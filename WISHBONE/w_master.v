==> flow/design.v <==
module w_master ( 
    input rst_i, clk_i, mem_req, mwr_arm, memoryRead, memoryWrite, 
    input [25:0] addressBus,
    input [31:0] dat_i, 
    input ack_i, tagn_i,
    output reg [25:0] adr_o, 
    output reg [31:0] dat_o, 
    output reg we_o, stb_o, cyc_o, tagn_o,
    inout [31:0] dataBus
);
    localparam IDLE = 2'b00;
    localparam SETUP = 2'b01;
    localparam ACCESS = 2'b10;
    localparam COMPLETE = 2'b11;
    reg [1:0] state, next_state;
    reg [31:0] data_reg;
    reg driving_bus;
    assign dataBus = (driving_bus)? data_reg : 32'bz;
    always @(posedge clk_i)begin
        if (rst_i)
            state <= IDLE;
        else
            state <= next_state;
    end
    always @(*) begin
        next_state = state;  
        adr_o = addressBus;
        we_o = mwr_arm;
        stb_o = 1'b0;
        cyc_o = 1'b0;
        tagn_o = 1'b0;
        driving_bus = 1'b0;
        dat_o = 32'b0;
        data_reg = 32'b0;
        case (state) 
            IDLE : begin
                if (mem_req && (memoryRead || memoryWrite))
                    next_state = SETUP;
            end
            SETUP : begin
                stb_o = 1'b1;
                cyc_0 = 1'b1;
                if (memoryWrite) 
                    dat_o = dataBus;
                next_state = ACCESS;        
            end
            ACCESS: begin
                stb_o = 1'b1;
                cyc_o = 1'b1;
                if (ack_i) begin
                    if (memoryWrite) begin
                        driving_bus = 1'b1;
                        data_reg = dat_i;
                    end
                    next_state = COMPLETE;
                end
            end
            COMPLETE: begin
                if (memoryRead) begin
                    driving_bus = 1'b1;
                    data_reg = dat_i;
                end
                next_state = IDLE;
            end
        endcase
    end
endmodule
# --- Step by step through the tools: w_master ---
# What the tools print for w_master, step after step.
# Lines are those of the file above, counted from 1.
# Cell names lack the library's common part.
setup:
  top: "w_master"
  clk_port: "clk_i"
  library: "sky130hd"
  corner: "tt_025C_1v80"

# --- After elaboration ---
# Yosys after proc, flatten, opt, wreduce and memory -nomap, before mapping. Memory bits, and registers merged into a memory's read port (data or address), are not among the register bits. Print and check cells are not counted. Equal cells are merged and count once.
word_totals:
  reg_bits: 2
  elab_cells: 31
classes:
  equal: 5
  mux: 16
  n_reduce_logical: 9
ops:
  columns: ["operator", "n"]
  rows:
  - ["two-way mux 32 bit", 5]
  - ["case mux 32 bit (select 3 bit)", 1]
  - ["case mux 32 bit (select 2 bit)", 1]
  - ["case mux 2 bit (select 4 bit)", 1]
  - ["OR reduction 2 bit", 3]
  - ["OR reduction 3 bit", 2]
  - ["inequality test 2 x 1 -> 1 bit (second input constant)", 2]
  - ["equality test 2 bit (second input constant)", 2]
  - ["case mux 1 bit (select 2 bit)", 2]
  - ["two-way mux 2 bit", 2]
  - ["case mux 1 bit (select 3 bit)", 1]
  - ["two-way mux 1 bit", 3]
  - ["equality test 2 x 1 -> 1 bit (second input constant)", 1]
  - ["zero test 2 bit", 1]
  - ["AND reduction 2 bit", 1]
  - ["logical AND 1 bit", 1]
  - ["logical OR 1 bit", 1]

# --- Depth ---
# Yosys ltp: most cells in a row. Word level: on the elaborated netlist, between registers, memories and ports. Mapped: between sequential cells and ports; inverters and the memories' decode and read muxes count.
logic_depth:
  depth_word: 6
  ABC_AREA: 1
  depth_mapped: 4
  mapped_depth_nobuf: 3

# --- Mapped cells and area ---
# Source: synth_stat.txt of the flow (Yosys; design flattened, memories mapped). It holds for the ABC_AREA given above (unset counts as 0); a run with the other value may have another netlist.
synth_totals:
  cell_count: 194
  yosys_area_mm2: 0.0012587
  seq_area_mm2: 0.0000801
  ff_cells: 4
  buffers: 79
types:
  columns: ["cell", "n"]
  rows:
  - ["buf_4", 67]
  - ["nand3_1", 64]
  - ["o21ai_1", 26]
  - ["buf_6", 8]
  - ["dfxtp_1", 4]
  - ["o21ai_2", 5]
  - ["nor2_1", 4]
  - ["nand2_1", 3]
  - ["buf_2", 2]
  - ["clkbuf_2", 2]
  - ["nor3_2", 1]
  - ["o21ai_0", 2]
  - ["inv_1", 2]
  - ["a21oi_1", 1]
  - ["nor3_1", 1]
  - ["conb_1", 1]
  - ["inv_2", 1]

# --- Path before layout ---
# Path of least setup slack by OpenSTA after synthesis, without wires, with an ideal clock, recovery checks aside; 20% of the period is set as input and as output delay. Where synthesis merged equal registers, the netlist keeps one of their names.
synth_path:
  kind: "input port to output port"
  start: "input port ack_i"
  end: "output port dataBus[0]"
  tclk_ns: 1.46
  out_delay_ns: 0.292
  t_arrival_ns: 0.793
  t_required_ns: 1.168
  setup_slack_ns: 0.375
  path_delay_ns: 0.501
  stages: 4
  path_buffers: 2
  period_less_setup_slack_ns: 1.085
# "path_delay_ns" = arrival - input delay + setup time.
# A path that ends at an output port has no setup time.
# "stages" counts driving pins, that of a launching flip-flop among them; a cell with two outputs on the path counts twice.
# "period_less_setup_slack_ns" = period - worst setup slack (recovery checks aside). The figure is calculated, with input and output delays left at 20% of the set period.
# Between the ends stands the longest chain of elaborated cells between them, by number of cells; it is not shown to be the way that was timed. Of several equally long chains one is given.
# Each line given opens the expression or statement behind the cell; cells for indexed reads and writes are added by Yosys, which also makes memories of some case tables.
synth_via:
  cell_sequence: "buf_4 buf_6 nand3_1 o21ai_1"
  elab_chain_len: 3
  cells_between: 5
  lines_between: 3
  classes_between: "5 x mux"
synth_rtl:
  columns: ["element", "line_no", "source"]
  rows:
  - ["from (decl)", 5, "input ack_i, tagn_i,"]
  - ["two-way mux 32 bit", 50, "if (ack_i) begin"]
  - ["case mux 32 bit (select 3 bit)", 35, "case (state)"]
  - ["two-way mux 32 bit", 18, "assign dataBus = (driving_bus)? data_reg : 32'bz;"]
  - ["to (decl)", 9, "inout [31:0] dataBus"]

==> runs of w_master <==
w_master: 2 stored runs of the Yosys and OpenROAD flow on sky130hd. The settings differ; the order carries no meaning. The constraints put input and output delay at 20% of the set period each and load the outputs with 0.01 pF.

--- stored run 1 ---
==> flow/run.sh <==
#!/bin/bash
# the make line also repeats the synthesis and layout settings of config.mk as NAME=value (left out here)
make -C /OpenROAD-flow-scripts/flow DESIGN_CONFIG=/design/flow/config.mk WORK_HOME=/design/flow/orfs CLKGATE_MAP_FILE= finish
==> flow/config.mk <==
export PLATFORM = sky130hd
export DESIGN_NAME = w_master
export DESIGN_NICKNAME = w_master
export VERILOG_FILES = /design/flow/design.v
export SDC_FILE = /design/flow/constraint.sdc
export NUM_CORES = 4
export LEC_CHECK = 0
export ABC_AREA = 1
export CAP_MARGIN = 20
export CORE_MARGIN = 5
export CORE_UTILIZATION = 62
export CTS_CLUSTER_DIAMETER = 397
export GPL_ROUTABILITY_DRIVEN = 1
export MIN_ROUTING_LAYER = met1
export PLACE_DENSITY_LB_ADDON = 0.27
export SETUP_SLACK_MARGIN = -0.06
export SLEW_MARGIN = 20
export TNS_END_PERCENT = 95
==> flow/constraint.sdc <==
create_clock -name core_clock -period 0.695 [get_ports {clk_i}]
set_input_delay 0.1390 -clock core_clock [delete_from_list [all_inputs] [get_ports {clk_i}]]
set_output_delay 0.1390 -clock core_clock [all_outputs]
set_load 0.01 [all_outputs]

==> results, as YAML <==
outcome: "stopped before the end: placement reported FLW-0024"

--- stored run 2 ---
==> flow/run.sh <==
#!/bin/bash
# the make line also repeats the synthesis and layout settings of config.mk as NAME=value (left out here)
make -C /OpenROAD-flow-scripts/flow DESIGN_CONFIG=/design/flow/config.mk WORK_HOME=/design/flow/orfs CLKGATE_MAP_FILE= finish
==> flow/config.mk <==
export PLATFORM = sky130hd
export DESIGN_NAME = w_master
export DESIGN_NICKNAME = w_master
export VERILOG_FILES = /design/flow/design.v
export SDC_FILE = /design/flow/constraint.sdc
export NUM_CORES = 4
export LEC_CHECK = 0
export ABC_AREA = 1
export CAP_MARGIN = 20
export CELL_PAD_IN_SITES_DETAIL_PLACEMENT = 1
export CORE_ASPECT_RATIO = 0.54
export CORE_MARGIN = 2
export CORE_UTILIZATION = 49
export PLACE_DENSITY_LB_ADDON = 0.11
export SLEW_MARGIN = 20
export TNS_END_PERCENT = 30
==> flow/constraint.sdc <==
create_clock -name core_clock -period 0.911 [get_ports {clk_i}]
set_input_delay 0.1822 -clock core_clock [delete_from_list [all_inputs] [get_ports {clk_i}]]
set_output_delay 0.1822 -clock core_clock [all_outputs]
set_load 0.01 [all_outputs]

==> results, as YAML <==
outcome: "stopped before the end: clock tree synthesis reported DPL-0033"
