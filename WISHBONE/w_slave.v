==> flow/design.v <==
module w_slave (
    input rst_i,
    input clk_i,
    input [31:0] dat_i,
    input [25:0] adr_i,
    input tagn_i,
    input we_i,
    input stb_i,
    input cyc_i,
    output reg [25:0] mem_adr_o,
    output reg mem_r_o,
    output reg mem_w_o,
    output reg ssp_sel_o,
    output reg ssp_w_o,
    output reg [31:0] data_o,
    output reg tagn_o,
    output reg ack_o,
    inout [31:0] dataBus
);
    localparam SSP_TX_ADDR = 26'h0010000;
    localparam SSP_RX_ADDR = 26'h0010001;
    localparam MEM_ADDR_MASK = 26'h0010000;  
    reg driving_bus;
    reg [31:0] data_reg;
    assign dataBus = driving_bus ? data_reg : 32'bz;
    always @(posedge clk_i) begin
        if (rst_i) begin
            mem_r_o <= 1'b0;
            mem_w_o <= 1'b0;
            ssp_sel_o <= 1'b0;
            ssp_w_o <= 1'b0;
            ack_o <= 1'b0;
            driving_bus <= 1'b0;
            data_o <= 32'b0;
            data_reg <= 32'b0;
            mem_adr_o <= 26'b0;
            tagn_o <= 1'b0;
        end else begin
            if (stb_i && cyc_i) begin
                mem_r_o <= 1'b0;
                mem_w_o <= 1'b0;
                ssp_sel_o <= 1'b0;
                ssp_w_o <= 1'b0;
                driving_bus <= 1'b0;
                if ((adr_i & MEM_ADDR_MASK) == 0) begin
                    mem_adr_o <= adr_i;
                    if (we_i) begin
                        mem_w_o <= 1'b1;
                        data_o <= dat_i;
                    end else begin
                        mem_r_o <= 1'b1;
                        driving_bus <= 1'b1;
                        data_reg <= dataBus;
                    end
                end else begin
                    ssp_sel_o <= 1'b1;
                    if (adr_i == SSP_TX_ADDR && we_i) begin
                        ssp_w_o <= 1'b1;
                        data_o <= {24'b0, dat_i[7:0]};
                    end else begin
                        if (adr_i == SSP_RX_ADDR && !we_i) begin
                            driving_bus <= 1'b1;
                            data_reg <= {24'b0, dataBus[7:0]};
                        end
                    end
                end
                ack_o <= 1'b1;
                tagn_o <= tagn_i;
            end else begin
                ack_o <= 1'b0;
            end
        end
    end
endmodule
### Tool chain data of w_slave

The steps from the RTL of w_slave to its reports follow in flow order.
Line numbers count from 1 in the design file above.
Library cell names are shortened.
A cell with -- has no value.

| inputs | value |
|---|---|
| top module | w_slave |
| clock | clk_i |
| cell library | sky130hd |
| library corner | tt_025C_1v80 |

### Word level

Yosys after proc, flatten, opt, wreduce and memory -nomap, before mapping. Memory bits, and registers merged into a memory's read port (data or address), are not among the register bits. Print and check cells are not counted. Equal cells are merged and count once.

| word-level totals | value |
|---|---|
| bits in registers | 97 |
| bits of input ports | 64 |
| output and inout port bits | 96 |
| word-level cells | 44 |

| operators by class | value |
|---|---|
| equal/unequal tests | 5 |
| mux-type cells | 19 |
| reduce/logical cells | 10 |

Operator list:

| kind | count |
|---|---|
| 32-bit 2-to-1 mux | 8 |
| 26-bit by 17-bit == test with 1-bit output with constant B | 2 |
| 32-bit logical NOT | 1 |
| 1-bit 2-to-1 mux | 11 |
| 2-bit != test with constant B | 3 |
| 2-bit nonzero test | 2 |
| 4-bit AND reduction | 1 |
| 1-bit logical AND | 3 |
| 3-bit AND reduction | 1 |
| 2-bit AND reduction | 1 |
| 1-bit logical NOT | 1 |

### Depth

Longest topological path by Yosys (ltp), each cell counted once; first at word level (registers and memories cut), then after technology mapping (sequential cells cut; the memories' decode and read muxes count).

| logic depth | value |
|---|---|
| word-level depth | 5 |
| ABC_AREA | 0 |
| depth in mapped cells | 6 |
| mapped depth without buffers | 4 |

### After synthesis

Yosys stat after the flow's synthesis: flattened, memories mapped to cells. It holds for the ABC_AREA given above (unset counts as 0); a run with the other value may have another netlist.

| mapped netlist | value |
|---|---|
| standard cells after synthesis | 319 |
| mapped area | 2860.2 µm² |
| sequential area | 1281.2 µm² |
| flip-flops | 64 |
| buffer cells | 51 |

Cell types:

| cell type | count | area in all (µm²) |
|---|---|---|
| dfxtp_1 | 64 | 1.28E+03 |
| mux2i_1 | 32 | 320.307 |
| nand2_1 | 80 | 300.288 |
| nand2b_1 | 40 | 250.24 |
| buf_4 | 33 | 247.738 |
| a21oi_1 | 28 | 140.134 |
| clkbuf_1 | 14 | 52.55 |
| buf_12 | 2 | 40.038 |
| nor4b_4 | 1 | 23.773 |
| nor4_4 | 1 | 21.27 |
| o21ai_4 | 1 | 16.266 |
| nand4b_2 | 1 | 15.014 |
| nor4b_2 | 1 | 15.014 |
| nand4_2 | 1 | 12.512 |
| nor4_1 | 2 | 12.512 |
| nor4_2 | 1 | 12.512 |
| nor2_1 | 3 | 11.261 |
| and3b_2 | 1 | 10.01 |

Not listed: further types 11, cells in them 13.

### Timing after synthesis

Source: OpenSTA report_checks on the synthesized netlist (no wires, ideal clock, input and output delay 20% of the period each), path of least setup slack; recovery checks are left aside. Register names are those of the netlist, which keeps one name where synthesis merged equal registers.

| timing path after synthesis | value |
|---|---|
| path type | input port to flip-flop |
| start point | input adr_i[5] |
| end point | register data_o[11] |
| period | 1.77 ns |
| input delay | 0.354 ns |
| setup time | 0.072 ns |
| launch time at the first pin | 0.354 ns |
| arrival | 1.478 ns |
| required time | 1.698 ns |
| slack | 0.220 ns |
| path delay | 1.196 ns |
| driving pins on the path | 5 |
| buffers on the path | 1 |
| period reached after synthesis | 1.55 ns |

"path delay" = arrival - input delay + setup time.
"driving pins on the path" counts driving pins, that of a launching flip-flop among them; a cell with two outputs on the path counts twice.
"period reached after synthesis" is the clock period less the worst setup slack; recovery checks do not enter. This is arithmetic on one report: input and output delays are still those of the set period (20% each).
The rows between start and end are the longest chain of elaborated cells between them; the timing report does not say that the signal goes this way. Where chains are equally long, one stands for them.
A line is the first line of the expression or statement that the cell stems from. Yosys adds cells for indexed reads and writes and turns some case tables into memories.
A register here has more assigning lines than the two given.

| on the way, after synthesis | value |
|---|---|
| cell sequence | nor4_1 > nand4_2 > o21ai_4 > buf_12 > mux2i_1 |
| cells in the longest elaborated chain | 4 |
| elaborated cells on any way between the ends | 6 |
| source lines of those cells | 2 |
| classes of those cells | eq/ne (1); mux (2); reduce/logical (3) |

Ends and longest elaborated chain, after synthesis:

| item | RTL line | source |
|---|---|---|
| from (decl) | 5 | `input [25:0] adr_i,` |
| 26-bit by 17-bit == test with 1-bit output | 57 | `if (adr_i == SSP_TX_ADDR && we_i) begin` |
| 1-bit logical AND | 57 |  |
| 32-bit 2-to-1 mux | 57 |  |
| 32-bit 2-to-1 mux | 45 | `if ((adr_i & MEM_ADDR_MASK) == 0) begin` |
| to (assign) | 49 | `data_o <= dat_i;` |
| to (assign) | 59 | `data_o <= {24'b0, dat_i[7:0]};` |
| to (decl) | 15 | `output reg [31:0] data_o,` |

### Timing after layout

Path of least setup slack in the final report of run 2 (OpenROAD, finished layout, wires in). Where an end is a register, its clock arrival counts in the times.

| timing path after layout | value |
|---|---|
| path type | input port to flip-flop |
| start point | input adr_i[10] |
| end point | register data_o[13] |
| period | 1.3 ns |
| input delay | 0.26 ns |
| setup time | 0.07 ns |
| launch time at the first pin | 0.26 ns |
| arrival | 1.63 ns |
| required time | 1.55 ns |
| slack | -0.09 ns |
| driving pins on the path | 7 |
| buffers on the path | 3 |

The rows between start and end are the longest chain of elaborated cells between them; the timing report does not say that the signal goes this way. Where chains are equally long, one stands for them.
A register here has more assigning lines than the two given.

| on the way, after layout | value |
|---|---|
| cell sequence | clkdlybuf4s15_2 > nor4b_4 > nand4_2 > o21ai_4 > buf_6 > buf_12 > mux2i_1 |
| cells in the longest elaborated chain | 4 |
| elaborated cells on any way between the ends | 6 |
| source lines of those cells | 2 |
| classes of those cells | eq/ne (1); mux (2); reduce/logical (3) |

Ends and longest elaborated chain, after layout:

| item | RTL line | source |
|---|---|---|
| from (decl) | 5 | `input [25:0] adr_i,` |
| 26-bit by 17-bit == test with 1-bit output | 57 | `if (adr_i == SSP_TX_ADDR && we_i) begin` |
| 1-bit logical AND | 57 |  |
| 32-bit 2-to-1 mux | 57 |  |
| 32-bit 2-to-1 mux | 45 | `if ((adr_i & MEM_ADDR_MASK) == 0) begin` |
| to (assign) | 49 | `data_o <= dat_i;` |
| to (assign) | 59 | `data_o <= {24'b0, dat_i[7:0]};` |
| to (decl) | 15 | `output reg [31:0] data_o,` |

Hand-over note for w_slave

Design w_slave on sky130hd. What follows are 2 stored runs of the flow, each under its own settings; their order means nothing. The constraints put input and output delay at 20% of the set period each and load the outputs with 0.01 pF.
"period reached" is the run's clock period less its worst setup slack. It is reckoned from that one timing run; input and output delays stay at 20% of the period that was set.
"time used up by the worst setup path": the worst setup path's part of the clock period (all of it between registers, 20% less for each end at a port) less its slack. A launch clock that arrives late makes it longer, a capture clock that arrives late makes it shorter.
"power consumption" is the tool's figure for a default switching activity; nothing was simulated.
A setting shown as - is not set for that run.
Among the results, - means that no value is shown for the run.

| stored run | period_ns | CORE_UTILIZATION | SETUP_SLACK_MARGIN | PLACE_DENSITY_LB_ADDON | CORE_ASPECT_RATIO | CELL_PAD_IN_SITES_GLOBAL_PLACEMENT | CAP_MARGIN | MIN_ROUTING_LAYER | CORE_MARGIN | SLEW_MARGIN | MAX_ROUTING_LAYER | standard-cell area after routing (µm²) | smallest hold slack (ns) | time used up by the worst setup path (ns) | worst setup path kind | period reached (ns) | utilization after routing (%) | setup slack of the worst path (ns) | post-synthesis cell area (µm²) | die area (µm²) | power consumption (µW) |
|---|---|---|---|---|---|---|---|---|---|---|---|---|---|---|---|---|---|---|---|---|---|
| run 1 | 2.71 | 44 | -0.04 | 0.21 | 0.76 | 3 | 5 | met2 | 2 | 20 | - | - | - | - | - | - | - | - | - | - | - |
| run 2 | 1.3 | 16 | - | 0.29 | 1.64 | - | 0 | met1 | 7 | 35 | met5 | 4714.5 | 0.174 | 1.13 | input port to flip-flop | 1.387 | 26.9 | -0.087 | 2860.2 | 21931.6 | 5108 |

Run 1: unfinished; error FLW-0024 in placement

End of note.
